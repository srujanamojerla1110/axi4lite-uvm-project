==> flow/design.v <==
module axi_lite_slave #(
    parameter int ADDR_WIDTH = 4,
    parameter int DATA_WIDTH = 32,
    parameter int NUM_REGS = 4
)(
    input  logic                     ACLK,
    input  logic                     ARESETN,
    input  logic [ADDR_WIDTH-1:0]    AWADDR,
    input  logic                     AWVALID,
    output logic                     AWREADY,
    input  logic [DATA_WIDTH-1:0]    WDATA,
    input  logic                     WVALID,
    output logic                     WREADY,
    output logic [1:0]               BRESP,
    output logic                     BVALID,
    input  logic                     BREADY,
    input  logic [ADDR_WIDTH-1:0]    ARADDR,
    input  logic                     ARVALID,
    output logic                     ARREADY,
    output logic [DATA_WIDTH-1:0]    RDATA,
    output logic [1:0]               RRESP,
    output logic                     RVALID,
    input  logic                     RREADY
);
  logic [DATA_WIDTH-1:0] regfile [0:NUM_REGS-1];
    logic [ADDR_WIDTH-1:0] awaddr_reg;
    logic [DATA_WIDTH-1:0] wdata_reg;
    logic aw_done, w_done;
    logic [ADDR_WIDTH-1:0] araddr_reg;
    logic ar_done;
    logic addr_valid_write;
    logic addr_valid_read;
    assign addr_valid_write = (awaddr_reg[3:2] < 4);
    assign addr_valid_read  = (araddr_reg[3:2] < 4);
    always_ff @(posedge ACLK or negedge ARESETN) begin
        if (!ARESETN) begin
            AWREADY <= 0;
            WREADY  <= 0;
            BVALID  <= 0;
            BRESP   <= 2'b00;
            aw_done <= 0;
            w_done  <= 0;
        end
        else begin
            if (AWVALID && !aw_done) begin
                AWREADY   <= 1;
                awaddr_reg <= AWADDR;
                aw_done   <= 1;
            end
            else begin
                AWREADY <= 0;
            end
            if (WVALID && !w_done) begin
                WREADY    <= 1;
                wdata_reg <= WDATA;
                w_done    <= 1;
            end
            else begin
                WREADY <= 0;
            end
            if (aw_done && w_done && !BVALID) begin
                if (addr_valid_write) begin
                    regfile[awaddr_reg[3:2]] <= wdata_reg;
                    BRESP <= 2'b00;
                end
                else begin
                    BRESP <= 2'b10;
                end
                BVALID  <= 1;
                aw_done <= 0;
                w_done  <= 0;
            end
            if (BVALID && BREADY)
                BVALID <= 0;
        end
    end
    always_ff @(posedge ACLK or negedge ARESETN) begin
        if (!ARESETN) begin
            ARREADY <= 0;
            RVALID  <= 0;
            RRESP   <= 0;
            RDATA   <= 0;
            ar_done <= 0;
        end
        else begin
            if (ARVALID && !ar_done) begin
                ARREADY   <= 1;
                araddr_reg <= ARADDR;
                ar_done   <= 1;
            end
            else begin
                ARREADY <= 0;
            end
            if (ar_done && !RVALID) begin
                if (addr_valid_read) begin
                    RDATA <= regfile[araddr_reg[3:2]];
                    RRESP <= 2'b00;
                end
                else begin
                    RDATA <= 32'hDEADBEEF;
                    RRESP <= 2'b10;
                end
                RVALID <= 1;
                ar_done <= 0;
            end
            if (RVALID && RREADY)
                RVALID <= 0;
        end
    end
endmodule
### Step by step through the tools: axi_lite_slave

The steps from the RTL of axi_lite_slave to its reports follow in flow order.
Lines are those of the file above, counted from 1.
Operators: Yosys type, input widths -> output width; for muxes data width and select width s.
Library cell names are shortened.
Not given: -

| design | value |
|---|---|
| design top | axi_lite_slave |
| clock input | ACLK |
| library | sky130hd |
| timing corner | tt_025C_1v80 |

### Word level

Source: Yosys, flattened and elaborated. Widths are those after wreduce. Registers that Yosys merges into a memory's read port (data or address) are not register bits. Print and check cells do not count. Equal cells are merged and count once.

| word-level totals | value |
|---|---|
| bits of input ports | 47 |
| bits in registers | 212 |

| operators by class | value |
|---|---|
| reduce/logical cells | 27 |
| eq/ne operators | 6 |
| multiplexer cells | 17 |
| magnitude comparators | 2 |

Operator list:

| cell | count |
|---|---|
| $pmux 32 s4 | 1 |
| $mux 32 | 1 |
| $reduce_and 4->1 | 4 |
| $mux 1 | 13 |
| $reduce_bool 2->1 | 5 |
| $logic_and 1x1->1 | 8 |
| $eq 2x2->1 const B | 4 |
| $lt 2x3->1 const B | 2 |
| $reduce_and 2->1 | 3 |
| $logic_not 1->1 | 5 |
| $eq 2x1->1 const B | 2 |
| $logic_not 2->1 | 2 |
| $mux 2 | 2 |

### Depth

Longest topological path by Yosys (ltp), each cell counted once; first at word level (registers and memories cut), then after technology mapping (sequential cells cut; the memories' decode and read muxes count).

| logic depth | value |
|---|---|
| depth in word-level cells | 4 |
| ABC_AREA | 0 |
| depth in mapped cells | 4 |
| gate-level depth less buffers | 2 |

### After synthesis

Yosys stat after the flow's synthesis: flattened, memories mapped to cells. It holds for the ABC_AREA given above (unset counts as 0); a run with the other value may have another netlist.
The area totals of this step are shown rounded.

| mapped netlist | value |
|---|---|
| synthesis area | 7390 µm² |
| flip-flop cells | 204 |
| cells in the netlist | 306 |
| area of sequential cells | 5926 µm² |

Cells by type:

| type | count |
|---|---|
| edfxtp_1 | 164 |
| dfrtp_1 | 40 |
| mux4_2 | 30 |
| mux2_4 | 30 |
| buf_12 | 3 |
| mux4_1 | 2 |
| buf_4 | 4 |
| nor2b_1 | 4 |
| mux2_2 | 2 |
| nor3_1 | 4 |
| and2_1 | 3 |
| buf_2 | 3 |
| o21a_1 | 2 |
| buf_6 | 1 |
| inv_1 | 3 |
| nand4b_1 | 1 |
| a21o_1 | 1 |
| buf_1 | 2 |

Not listed: further types 6, cells in them 7.

### Worst setup path after synthesis

Path of least setup slack by OpenSTA after synthesis, without wires, with an ideal clock, recovery checks aside; 20% of the period is set as input and as output delay. Where synthesis merged equal registers, the netlist keeps one of their names.

| timing after synthesis | value |
|---|---|
| path type | input port to flip-flop |
| from | input port ARESETN |
| to | register regfile[0][0] |
| library setup time | 0.461 ns |
| driving pins on the path | 2 |
| path slack | 1.160 ns |
| clock period | 4.99 ns |
| launch time at the first pin | 0.998 ns |
| path delay | 2.832 ns |
| arrival | 3.369 ns |
| required time | 4.529 ns |
| synthesis period reached | 3.83 ns |

"path delay" = arrival - input delay + setup time.
"driving pins on the path": output pins that drive a net of the path, with the launching flip-flop's if there is one; two outputs of one cell count as two.
"synthesis period reached" = period - worst setup slack (recovery checks aside). The figure is calculated, with input and output delays left at 20% of the set period.
The rows between start and end are the longest chain of elaborated cells between them; the timing report does not say that the signal goes this way. Where chains are equally long, one stands for them.
Each line given opens the expression or statement behind the cell; cells for indexed reads and writes are added by Yosys, which also makes memories of some case tables.
Where a signal picks the word or bit written, the line may be left out of the assigning lines.

| on the way, after synthesis | value |
|---|---|
| cell sequence | nand4b_1 nor3_1 |
| length of the longest elaborated chain | 1 |
| elaborated cells between the ends (all ways) | 1 |
| source lines of those cells | 0 |
| classes of those cells | reduce/logical (1) |

RTL lines, path after synthesis:

| item | RTL line | source |
|---|---|---|
| from (decl) | 7 | `input  logic                     ARESETN,` |
| $reduce_and 4->1 | - |  |
| to (decl) | 25 | `logic [DATA_WIDTH-1:0] regfile [0:NUM_REGS-1];` |

### Timing after layout

From the final timing report of job 1: the path of least setup slack in the routed layout; clock arrival at registers is part of the times.

| timing post-layout | value |
|---|---|
| path type | input port to flip-flop |
| from | input port ARESETN |
| to | register regfile[2][13] |
| launch time at the first pin | 1.31 ns |
| required time | 6.65 ns |
| driving pins on the path | 5 |
| arrival | 2.98 ns |
| clock period | 6.53 ns |
| library setup time | 0.36 ns |
| path slack | 3.67 ns |

The rows between start and end are the longest chain of elaborated cells between them; the timing report does not say that the signal goes this way. Where chains are equally long, one stands for them.
Where a signal picks the word or bit written, the line may be left out of the assigning lines.

| on the way, post-layout | value |
|---|---|
| cell sequence | buf_2 buf_4 nand4b_1 nor3_2 buf_4 |
| length of the longest elaborated chain | 1 |
| elaborated cells between the ends (all ways) | 1 |
| source lines of those cells | 0 |
| classes of those cells | reduce/logical (1) |

RTL lines, path post-layout:

| item | RTL line | source |
|---|---|---|
| from (decl) | 7 | `input  logic                     ARESETN,` |
| $reduce_and 4->1 | - |  |
| to (decl) | 25 | `logic [DATA_WIDTH-1:0] regfile [0:NUM_REGS-1];` |

==> results <==
Measured data: module axi_lite_slave, platform sky130hd, 2 stored runs of the flow under differing settings, order arbitrary. Input and output delays are each 20% of the period that was set; the output load is 0.01 pF.
"power consumption" rests on the timing tool's default activity at the inputs, not on a simulated workload.
Values from the reports are rounded here.
Settings: - = not set for that run.

| run name | period_ns | CAP_MARGIN | CORE_MARGIN | CORE_UTILIZATION | SLEW_MARGIN | PLACE_DENSITY_LB_ADDON | CELL_PAD_IN_SITES_GLOBAL_PLACEMENT | CELL_PAD_IN_SITES_DETAIL_PLACEMENT | TNS_END_PERCENT | CTS_CLUSTER_SIZE | CTS_CLUSTER_DIAMETER | MAX_ROUTING_LAYER | cell area after synthesis (µm²) | power consumption (W) | total die area (µm²) | worst setup slack after layout (ns) | sum of negative setup slack (ns) | utilization after layout (%) |
|---|---|---|---|---|---|---|---|---|---|---|---|---|---|---|---|---|---|---|
| job 1 | 6.53 | 20 | 2 | 40 | 20 | - | - | - | - | - | - | - | 7390 | 0.00365 | 19580 | 3.671 | 0.000 | 50.7 |
| job 2 | 5.25 | 20 | 2 | 59 | 0 | 0.2 | 3 | 1 | 70 | 82 | 149 | met4 | 7390 | 0.003792 | 13440 | 2.566 | 0.000 | 70.7 |
